==> flow/design.v <==
module controller(
    clk,
    rst,
    syn_addr,
    rf_addr,
    spike,
    shift_en,
    sram_access,
    state,
    rf_setting,
    GS_code_0,
    GS_code_1
);
input clk;
input rst;
reg [2 : 0] GS_num_0;
reg [2 : 0] GS_num_1;
reg [2 + 1 : 0] GS_num_tot;
reg [5 - 1 : 0] cnt_1;
reg [5 - 1 : 0] cnt_1_tmp;
reg [2 - 1 : 0] cnt_2;
reg [2 - 1 : 0] cnt_2_tmp;
output reg [5 + 2 - 1 : 0] syn_addr;
reg [5 + 2 - 1 : 0] syn_addr_tmp;
input [5 - 1 : 0] rf_addr;
input [1 : 0] spike;
output reg shift_en;
reg shift_en_1;
reg shift_en_tmp;
output reg sram_access;
reg sram_access_tmp;
reg [2 + 1: 0] sram_access_cnt;
reg [2 + 1: 0] sram_access_cnt_tmp;
input [2 : 0] state;
reg [2 : 0] prev_state;
input [32 * 4 - 1 : 0] rf_setting;
reg [32 * 4 - 1 : 0] rf;           
reg [32 * 4 - 1 : 0] rf_tmp;
output reg [4 - 1 : 0] GS_code_0;
output reg [4 - 1 : 0] GS_code_1;
reg [2 : 0] i;
always@(posedge clk)
begin
    if (~rst)
    begin
        cnt_1 <= 0;
        cnt_2 <= 0;
        syn_addr <= 0;
        shift_en_1 <= 0;
        sram_access <= 0;
        sram_access_cnt <= 0;
        prev_state <= 0;
        rf <= 0;
    end
    else
    begin
        cnt_1 <= cnt_1_tmp;
        cnt_2 <= cnt_2_tmp;
        syn_addr <= syn_addr_tmp;
        shift_en_1 <= shift_en_tmp;
        sram_access <= sram_access_tmp;
        sram_access_cnt <= sram_access_cnt_tmp;
        prev_state <= state;
        rf <= rf_tmp;
    end
end
always@(*)
begin
    if (state == 3'b010)
    begin
        syn_addr_tmp = {cnt_1_tmp, cnt_2_tmp};
    end
    else
    begin
        syn_addr_tmp = 0;
    end
end
always@(*)
begin
    case(spike)
        2'b00: GS_num_tot = 0;
        2'b01: GS_num_tot = GS_num_0;
        2'b10: GS_num_tot = GS_num_1;
        2'b11: GS_num_tot = GS_num_0 + GS_num_1;
        default: GS_num_tot = 0;
    endcase
end
always@(*)
begin
    shift_en = shift_en_1 || (GS_num_tot == 0);
end
always@(*)
begin
    if (state != 3'b010  )
    begin
        shift_en_tmp = 0;
        sram_access_tmp = 0;
        sram_access_cnt_tmp = 0;
    end
    else if (GS_num_tot == 0)
    begin
        shift_en_tmp = !shift_en;
        sram_access_tmp = 0;
        sram_access_cnt_tmp = 0;
    end
    else if (sram_access_cnt + 1 == GS_num_tot)
    begin
        shift_en_tmp = 1;
        sram_access_tmp = 1;
        sram_access_cnt_tmp = sram_access_cnt + 1;
    end
    else if (sram_access_cnt == GS_num_tot)
    begin
        shift_en_tmp = 0;
        sram_access_tmp = 0;
        sram_access_cnt_tmp = 0;
    end
    else
    begin
        shift_en_tmp = 0;
        sram_access_tmp = 1;
        sram_access_cnt_tmp = sram_access_cnt + 1;
    end
end
always@(*)
begin
    if (state != 3'b010 || !sram_access_tmp)
    begin
        cnt_1_tmp = 0;
        cnt_2_tmp = 0;
    end
    else if (spike[0] && GS_num_0 && sram_access_cnt_tmp <= GS_num_0)
    begin
        cnt_1_tmp = rf_addr;
        cnt_2_tmp = sram_access ? cnt_2 + 1 : 0;
    end
    else if (spike[0] && GS_num_0 && sram_access_cnt_tmp == GS_num_0 + 1)
    begin
        cnt_1_tmp = rf_addr + 1;
        cnt_2_tmp = 0;
    end
    else if (sram_access_cnt_tmp <= GS_num_tot)
    begin
        cnt_1_tmp = rf_addr + 1;
        cnt_2_tmp = sram_access ? cnt_2 + 1 : 0;
    end
    else
    begin
        cnt_1_tmp = 0;
        cnt_2_tmp = 0;
    end
end
always@(*)
begin
    if (state == 3'b001)
    begin
        rf_tmp = rf_setting;
    end
    else
    begin
        rf_tmp = rf;
    end
end
always@(*)
begin
    if (state == 3'b010 && spike[0])
    begin
        for (i = 0; i < 4; i = i + 1)
        begin
            GS_code_0[i] = rf[rf_addr * 4 + i];
        end
    end
    else
    begin
        GS_code_0 = 0;
    end
end
always@(*)
begin
    if (state == 3'b010 && spike[1])
    begin
        for (i = 0; i < 4; i = i + 1)
        begin
            GS_code_1[i] = rf[rf_addr * 4 + 4 + i];
        end
    end
    else
    begin
        GS_code_1 = 0;
    end
end
always@(*)
begin
    if (state == 3'b010)
    begin
        GS_num_0 = GS_code_0[0];
        GS_num_1 = GS_code_1[0];
        for(i = 1; i < 4; i = i + 1)
        begin
            GS_num_0 = GS_num_0 + GS_code_0[i];
            GS_num_1 = GS_num_1 + GS_code_1[i];
        end
    end
    else
    begin
        GS_num_0 = 0;
        GS_num_1 = 0;
    end
end
endmodule
Tool chain data of controller
Tool output for the design above, in the order of the flow.
Lines are those of the file above, counted from 1.
Cell names lack the library's common part.
{ "inputs": {"top": "controller", "clk_port": "clk", "lib": "sky130hd", "pvt_corner": "tt_025C_1v80"} }

Word-level counts
Yosys after proc, flatten, opt, wreduce and memory -nomap, before mapping. Enables and synchronous resets that opt folds into registers are not counted as muxes. Memory bits, and registers merged into a memory's read port (data or address), are not among the register bits. Print and check cells are not counted. Equal cells are merged and count once.
{ "word_totals": {"reg_bits": 143, "out_inout_bits": 17, "wordCells": 89} }
{ "classes": {"addsub": 18, "cmp": 2, "n_eq": 9, "shifts": 8, "n_mux": 29, "n_logic": 2, "reduce_and_logical": 14} }
{ "ops": {"columns": ["cell", "n"], "rows": [
  ["128-bit by 32-bit variable part select with 1-bit output", 3],
  ["128-bit by 9-bit variable part select with 1-bit output", 3],
  ["128-bit by 10-bit variable part select with 1-bit output", 1],
  ["128-bit by 8-bit variable part select with 1-bit output", 1],
  ["32-bit by 1-bit adder with 32-bit output with constant B", 1],
  ["32-bit by 2-bit adder with 32-bit output with constant B", 1],
  ["32-bit by 4-bit equality test with 1-bit output", 1],
  ["7-bit by 2-bit adder with 8-bit output with constant B", 2],
  ["4-bit parallel mux with 4-bit select", 1],
  ["4-bit 2-to-1 mux", 4],
  ["5-bit 2-to-1 mux", 3],
  ["1-bit 2-to-1 mux", 14],
  ["2-bit 2-to-1 mux", 5],
  ["8-bit by 2-bit adder with 9-bit output with constant B", 1],
  ["4-bit equality test", 2],
  ["7-bit by 1-bit adder with 8-bit output with constant B", 1],
  ["7-bit by 3-bit adder with 8-bit output with constant B", 1],
  ["2-bit by 1-bit adder with 3-bit output", 2],
  ["3-bit by 1-bit adder with 3-bit output", 2],
  ["3-bit 2-to-1 mux", 2],
  ["4-bit by 1-bit adder with 5-bit output with constant B", 1],
  ["5-bit by 1-bit adder with 5-bit output with constant B", 1],
  ["1-bit by 1-bit adder with 2-bit output", 2],
  ["1-bit logical AND", 4],
  ["2-bit equality test with constant B", 2],
  ["3-bit by 1-bit adder with 4-bit output with constant B", 1],
  ["3-bit by 3-bit adder with 4-bit output", 1],
  ["4-bit by 3-bit less-or-equal comparator with 1-bit output", 1]
]} }
Not listed: further kinds 15, cells in them 18.

Longest topological paths
Yosys ltp: most cells in a row. Word level: on the elaborated netlist, between registers, memories and ports. Mapped: between sequential cells and ports; inverters and the memories' decode and read muxes count.
{ "depth": {"ltp_word": 20, "abc_area": 0, "mapped_depth": 29, "depth_no_buf": 27} }

After synthesis
Source: synth_stat.txt of the flow (Yosys; design flattened, memories mapped). It holds for the ABC_AREA given above (unset counts as 0); a run with the other value may have another netlist.
{ "synth_totals": {"cell_count": 863, "synth_area_mm2": 0.0081578, "ffs": 143, "buffers": 65} }
{ "by_type": {"columns": ["cell", "n", "area_total_um2"], "rows": [
  ["dfxtp_1", 143, 2.86E+03],
  ["mux4_2", 76, 1.71E+03],
  ["nand2_1", 287, 1.08E+03],
  ["a21boi_0", 128, 960.922],
  ["ha_1", 17, 212.704],
  ["clkbuf_1", 53, 198.941],
  ["xnor2_1", 8, 70.067],
  ["a21oi_1", 13, 65.062],
  ["fa_1", 3, 60.058],
  ["xor2_1", 6, 52.55],
  ["inv_1", 13, 48.797],
  ["a221oi_2", 3, 45.043],
  ["nand3_1", 8, 40.038],
  ["nor2b_1", 6, 37.536],
  ["nor3_1", 7, 35.034],
  ["nor2_1", 9, 33.782],
  ["and2_1", 5, 31.28],
  ["a211oi_1", 4, 30.029]
]} }
Other cell types: 42; their cells: 74.

Timing after synthesis
OpenSTA on the mapped netlist: ideal clock, no wires. The path of least setup slack (recovery checks aside). Input and output delay are each 20% of the period. Register names are those of the netlist, which keeps one name where synthesis merged equal registers.
{ "synth_timing": {"kind": "input to output", "startpoint": "input port rf_addr[0]", "endpoint": "output port shift_en", "tclk_ps": 9930, "input_delay_ps": 1986, "t_arrival_ps": 6824, "required_time_ps": 7944, "path_slack_ps": 1120, "path_delay_ps": 4838, "driving_pins": 17, "path_buffers": 2, "synth_period_reached_ps": 8810} }
"path_delay_ps" is the arrival time less input delay plus setup time.
At an output port there is no setup time.
"driving_pins": output pins that drive a net of the path, with the launching flip-flop's if there is one; two outputs of one cell count as two.
"synth_period_reached_ps" is the clock period less the worst setup slack; recovery checks do not enter. This is arithmetic on one report: input and output delays are still those of the set period (20% each).
The rows between start and end are the longest chain of elaborated cells between them; the timing report does not say that the signal goes this way. Where chains are equally long, one stands for them.
Each line given opens the expression or statement behind the cell; cells for indexed reads and writes are added by Yosys, which also makes memories of some case tables.
{ "synth_between": {"path_cell_list": "ha_1 clkbuf_1 buf_1 mux4_2 mux4_2 nand2_1 a21oi_1 fa_1 ha_1 ha_1 and2_1 fa_1 xnor2_1 a21o_1 nor2_1 nor3_1 or2_2", "elab_chain_len": 12} }
{ "synth_rtl": {"columns": ["element", "line_no", "text"], "rows": [
  ["start: declaration", 25, "input [5 - 1 : 0] rf_addr;"],
  ["7-bit by 3-bit adder with 8-bit output", 184, "GS_code_1[i] = rf[rf_addr * 4 + 4 + i];"],
  ["32-bit by 1-bit adder with 32-bit output", 184, null],
  ["128-bit by 32-bit variable part select with 1-bit output", 184, null],
  ["1-bit 2-to-1 mux", 180, "if (state == 3'b010 && spike[1])"],
  ["1-bit by 1-bit adder with 2-bit output", 201, "GS_num_1 = GS_num_1 + GS_code_1[i];"],
  ["2-bit by 1-bit adder with 3-bit output", 201, null],
  ["3-bit by 1-bit adder with 3-bit output", 201, null],
  ["3-bit 2-to-1 mux", 194, "if (state == 3'b010)"],
  ["3-bit by 3-bit adder with 4-bit output", 84, "2'b11: GS_num_tot = GS_num_0 + GS_num_1;"],
  ["4-bit parallel mux with 4-bit select", 80, "case(spike)"],
  ["4-bit zero test", 90, "shift_en = shift_en_1 || (GS_num_tot == 0);"],
  ["1-bit logical OR", 90, null],
  ["end: declaration", 27, "output reg shift_en;"]
]} }
Nets of the timed path that keep an RTL name, with a line that drives or declares them; the list need not be complete.
{ "synth_named_nets": {"columns": ["net", "line_no"], "rows": [
  ["GS_code_1[1]", 180]
]} }

Lab notebook: controller

Stored flow runs of controller (2 of them; Yosys, OpenROAD, sky130hd). They differ in their settings and are not a sequence. Constraints: input delay and output delay 20% of the set period each, output load 0.01 pF.
[
  {
    "run": "record 1",
    "settings": { "period_ns": 6.19, "CORE_UTILIZATION": 57, "SETUP_SLACK_MARGIN": 1.12, "PLACE_DENSITY": 0.78, "CORE_MARGIN": 4, "CELL_PAD_IN_SITES_GLOBAL_PLACEMENT": 1, "CELL_PAD_IN_SITES_DETAIL_PLACEMENT": 1, "GPL_TIMING_DRIVEN": 0, "CTS_CLUSTER_SIZE": 43, "MAX_ROUTING_LAYER": "met4", "CAP_MARGIN": 20, "SLEW_MARGIN": 20 },
    "outcome": "stopped before the end: placement reported GPL-0301"
  },
  {
    "run": "record 2",
    "settings": { "period_ns": 5.35, "CORE_UTILIZATION": 42, "SETUP_SLACK_MARGIN": 1.15, "PLACE_DENSITY": 0.74, "CORE_MARGIN": 8, "CELL_PAD_IN_SITES_GLOBAL_PLACEMENT": 3, "GPL_ROUTABILITY_DRIVEN": 0, "MIN_ROUTING_LAYER": "met2", "MAX_ROUTING_LAYER": "met4", "CAP_MARGIN": 20, "SLEW_MARGIN": 20 },
    "outcome": "stopped before the end: placement reported GPL-0301"
  }
]

==> flow/design.v <==
module decoder(
    clk,
    rst,
    spike_stream_in,
    rf_addr,
    spike,
    shift_en,
    state,
    accu_fin
);
input clk;
input rst;
input [32 - 1 : 0] spike_stream_in;
output reg [5 - 1 : 0] rf_addr;
reg [5 - 1 : 0] rf_addr_tmp;
output reg [1 : 0] spike;
reg [32 - 1 : 0] shift_reg;
reg [32 - 1 : 0] shift_reg_tmp;
input shift_en;
input [2 : 0] state;
reg [5 : 0] state_prev;
output reg accu_fin;
reg accu_fin_tmp;
reg [32 - 2 : 0] fin_cnt;
reg [32 - 2 : 0] fin_cnt_tmp;
always@(posedge clk)
begin
    if (~rst)
    begin
        spike <= 0;
        rf_addr <= 0;
        shift_reg <= 0;
        state_prev <= 0;
        accu_fin <= 0;
        fin_cnt <= 0;
    end
    else
    begin
        spike <= shift_reg_tmp[1 : 0];
        rf_addr <= rf_addr_tmp;
        shift_reg <= shift_reg_tmp;
        state_prev <= {state_prev[2 : 0], state};
        accu_fin <= accu_fin_tmp;
        fin_cnt <= fin_cnt_tmp;
    end
end
always@(*)
begin
    if (state == 3'b010)
    begin
        if (state_prev[5 : 3] != 3'b010)
        begin
            shift_reg_tmp = spike_stream_in;
            rf_addr_tmp = 0;
        end
        else if (shift_en)
        begin
            shift_reg_tmp = shift_reg >> 2;
            rf_addr_tmp = rf_addr + 2;
        end
        else
        begin
            shift_reg_tmp = shift_reg;
            rf_addr_tmp = rf_addr;
        end
    end
    else
    begin
        shift_reg_tmp = 0;
        rf_addr_tmp = 0;
    end
end
always@(*)
begin
    if (state != 3'b010)
    begin
        fin_cnt_tmp = 0;
        accu_fin_tmp = 0;
    end
    else if (shift_en && fin_cnt == 4'b1111)
    begin
        fin_cnt_tmp = 0;
        accu_fin_tmp = 1;
    end
    else if (shift_en)
    begin
        fin_cnt_tmp = fin_cnt + 1;
        accu_fin_tmp = 0;
    end
    else
    begin
        accu_fin_tmp = 0;
        fin_cnt_tmp = fin_cnt;
    end
end
endmodule
# From RTL to reports: decoder
# Tool output for the design above, in the order of the flow.
# Line numbers count from 1 in the design file above.
# Operators carry their Yosys type and port widths (W data, S select, Z words).
# Cell names lack the library's common part.
# Not given: --
# inputs
top_module	decoder
clock	clk
library	sky130hd
pvt_corner	tt_025C_1v80

# Word level
# Counts by Yosys on the flattened word-level netlist (proc, flatten, opt, wreduce; memories kept). Register bits leave out memories and registers merged into their read ports (data or address). Print and check cells are left out. Cells with the same type and inputs are merged into one.
# bits
wordCells	23
register_bits	75
output_inout_bits	8
inputBits	38
# classes
muxes	3
reduce_logical	6
eq_ne	4
n_logic	2
n_addsub	2
# op_table
operator	count
$mux W32	2
$add A31 B1 Y31 const B	1
$eq A31 B4 Y1 const B	1
$ne A3 B2 Y1 const B	2
$reduce_or A3 Y1	2
$add A5 B2 Y5 const B	1
$eq A3 B2 Y1 const B	1
$not A1 Y1	2
$reduce_and A2 Y1	1
$reduce_bool A2 Y1	1
$reduce_or A2 Y1	1
$logic_and A1 B1 Y1	1
$mux W1	1

# Longest topological paths
# Depth = most cells in a row (Yosys ltp): at word level without a register or memory, in the mapped netlist without a sequential cell, where the memories' decode and read muxes count.
# logic_depth
ltp_word	3
abc_area	0
ltp_mapped	6
mapped_depth_nobuf	5

# Mapped cells and area
# The flow's flattened synthesis, as Yosys stat reports it; memories are mapped. The netlist is that of the ABC_AREA named above (0 if unset); the other value can give another one.
# Totals and module areas in this step are rounded.
# synth_totals
cell_count	367
sequential_area_um2	1481
mapped_area_um2	3396
n_buf	26
ffs	74
# by_type
cell_type	count	type_area_um2
dfxtp_1	74	1.48E+03
mux2i_1	33	330.317
a211oi_1	30	225.216
nor2_1	52	195.187
a21oi_1	18	90.086
xor2_1	9	78.826
clkbuf_1	19	71.318
nand4_4	3	63.811
nor4_1	10	62.56
xnor2_1	7	61.309
nand2_1	15	56.304
nand4_1	9	56.304
nand3_1	11	55.053
o31ai_1	7	52.55
or3_1	8	50.048
o21ai_0	9	45.043
or4_1	6	45.043
and2_1	6	37.536
# Not listed: further types 26, cells in them 41.

# Worst setup path after synthesis
# OpenSTA on the mapped netlist: ideal clock, no wires. The path of least setup slack (recovery checks aside). Input and output delay are each 20% of the period. Register names are those of the netlist, which keeps one name where synthesis merged equal registers.
# synth_timing
path_kind	input to register
start	input port shift_en
end	register fin_cnt[30]
stages	5
slack_ns	1.269
launch_ns	0.684
n_path_buf	1
path_delay_ns	1.468
clock_period_ns	3.42
arrival_ns	2.082
setup_time_ns	0.070
synth_period_reached_ns	2.151
# "path_delay_ns" = arrival - input delay + setup time.
# "stages" counts driving pins, that of a launching flip-flop among them; a cell with two outputs on the path counts twice.
# "synth_period_reached_ns" is the clock period less the worst setup slack; recovery checks do not enter. This is arithmetic on one report: input and output delays are still those of the set period (20% each).
# Between the ends stands the longest chain of elaborated cells between them, by number of cells; it is not shown to be the way that was timed. Of several equally long chains one is given.
# Each line given opens the expression or statement behind the cell; cells for indexed reads and writes are added by Yosys, which also makes memories of some case tables.
# synth_via
cell_sequence	buf_6 > nand4_4 > or4_4 > or4_1 > a21oi_1
elab_chain_len	2
cone_cells	2
lines_between	1
classes_between	reduce/logical (2)
# synth_lines
element	line_no	rtl
start: declaration	19	input shift_en;
$logic_and A1 B1 Y1	80	else if (shift_en && fin_cnt == 4'b1111)
$reduce_or A3 Y1	--
end: assignment	35	fin_cnt <= 0;
end: assignment	44	fin_cnt <= fin_cnt_tmp;
end: declaration	24	reg [32 - 2 : 0] fin_cnt;

# Path in the finished layout
# Path of least setup slack in the final report of run 1 (OpenROAD, finished layout, wires in). Where an end is a register, its clock arrival counts in the times.
# layout_timing
path_kind	register to register
start	register fin_cnt[1]
end	register fin_cnt[30]
setup_time_ns	0.07
stages	6
slack_ns	0.13
arrival_ns	2.33
launch_ns	0.33
n_path_buf	0
clock_period_ns	2.2
# Between the ends stands the longest chain of elaborated cells between them, by number of cells; it is not shown to be the way that was timed. Of several equally long chains one is given.
# layout_via
cell_sequence	dfxtp_2 > ha_2 > nand4_4 > or4_4 > or4_1 > a21oi_1
elab_chain_len	3
cone_cells	4
lines_between	2
classes_between	add/sub (1); eq/ne (1); reduce/logical (2)
# layout_lines
element	line_no	rtl
start: declaration	24	reg [32 - 2 : 0] fin_cnt;
start: assignment	35	fin_cnt <= 0;
start: assignment	44	fin_cnt <= fin_cnt_tmp;
$eq A31 B4 Y1	80	else if (shift_en && fin_cnt == 4'b1111)
$logic_and A1 B1 Y1	80
$reduce_or A3 Y1	--
end: assignment	35
end: assignment	44
end: declaration	24

# Stored flow runs of decoder (2 of them; Yosys, OpenROAD, sky130hd). They differ in their settings and are not a sequence. Constraints: input delay and output delay 20% of the set period each, output load 0.01 pF.
# By "period_reached_ns" is meant the clock period of the run minus its worst setup slack. This is arithmetic on one report: input and output delays are still those of the set period (20% each).
# "critical_path_time_ns" is the time allowed to the run's worst setup path (the clock period less input and output delay, where it has them) less its slack. Clock arrival times count: a late capture clock shortens it, a late launch clock lengthens it.
# By "power.total_uw" is meant OpenSTA's value without simulated activity: inputs other than the clock are taken to toggle once in ten clock periods, and the tool carries that through the logic.
# Measured values are rounded.
# A setting shown as -- is not set for that run.
run	period_ns	CORE_UTILIZATION	CAP_MARGIN	CORE_MARGIN	SLEW_MARGIN	SETUP_SLACK_MARGIN	PLACE_DENSITY	CELL_PAD_IN_SITES_DETAIL_PLACEMENT	ABC_AREA	GPL_TIMING_DRIVEN	GPL_ROUTABILITY_DRIVEN	period_reached_ns	fin_tns_ns	setup_worst_slack_ns	post_route_util_pct	die_footprint_um2	yosys_chip_area_um2	power.total_uw	critical_path_time_ns	critical_path_type	hold_worst_slack_ns	finish.stdcell_area_um2
run 1	2.2	22	20	2	20	--	--	--	--	--	--	2.066	0.000	0.134	28.5	16450	3396	3022	2.07	register to register	0.433	4322
run 2	2.21	23	40	2	35	0.19	0.78	2	1	0	1	1.915	0.000	0.295	29.9	16610	3587	2991	1.92	register to register	0.429	4543
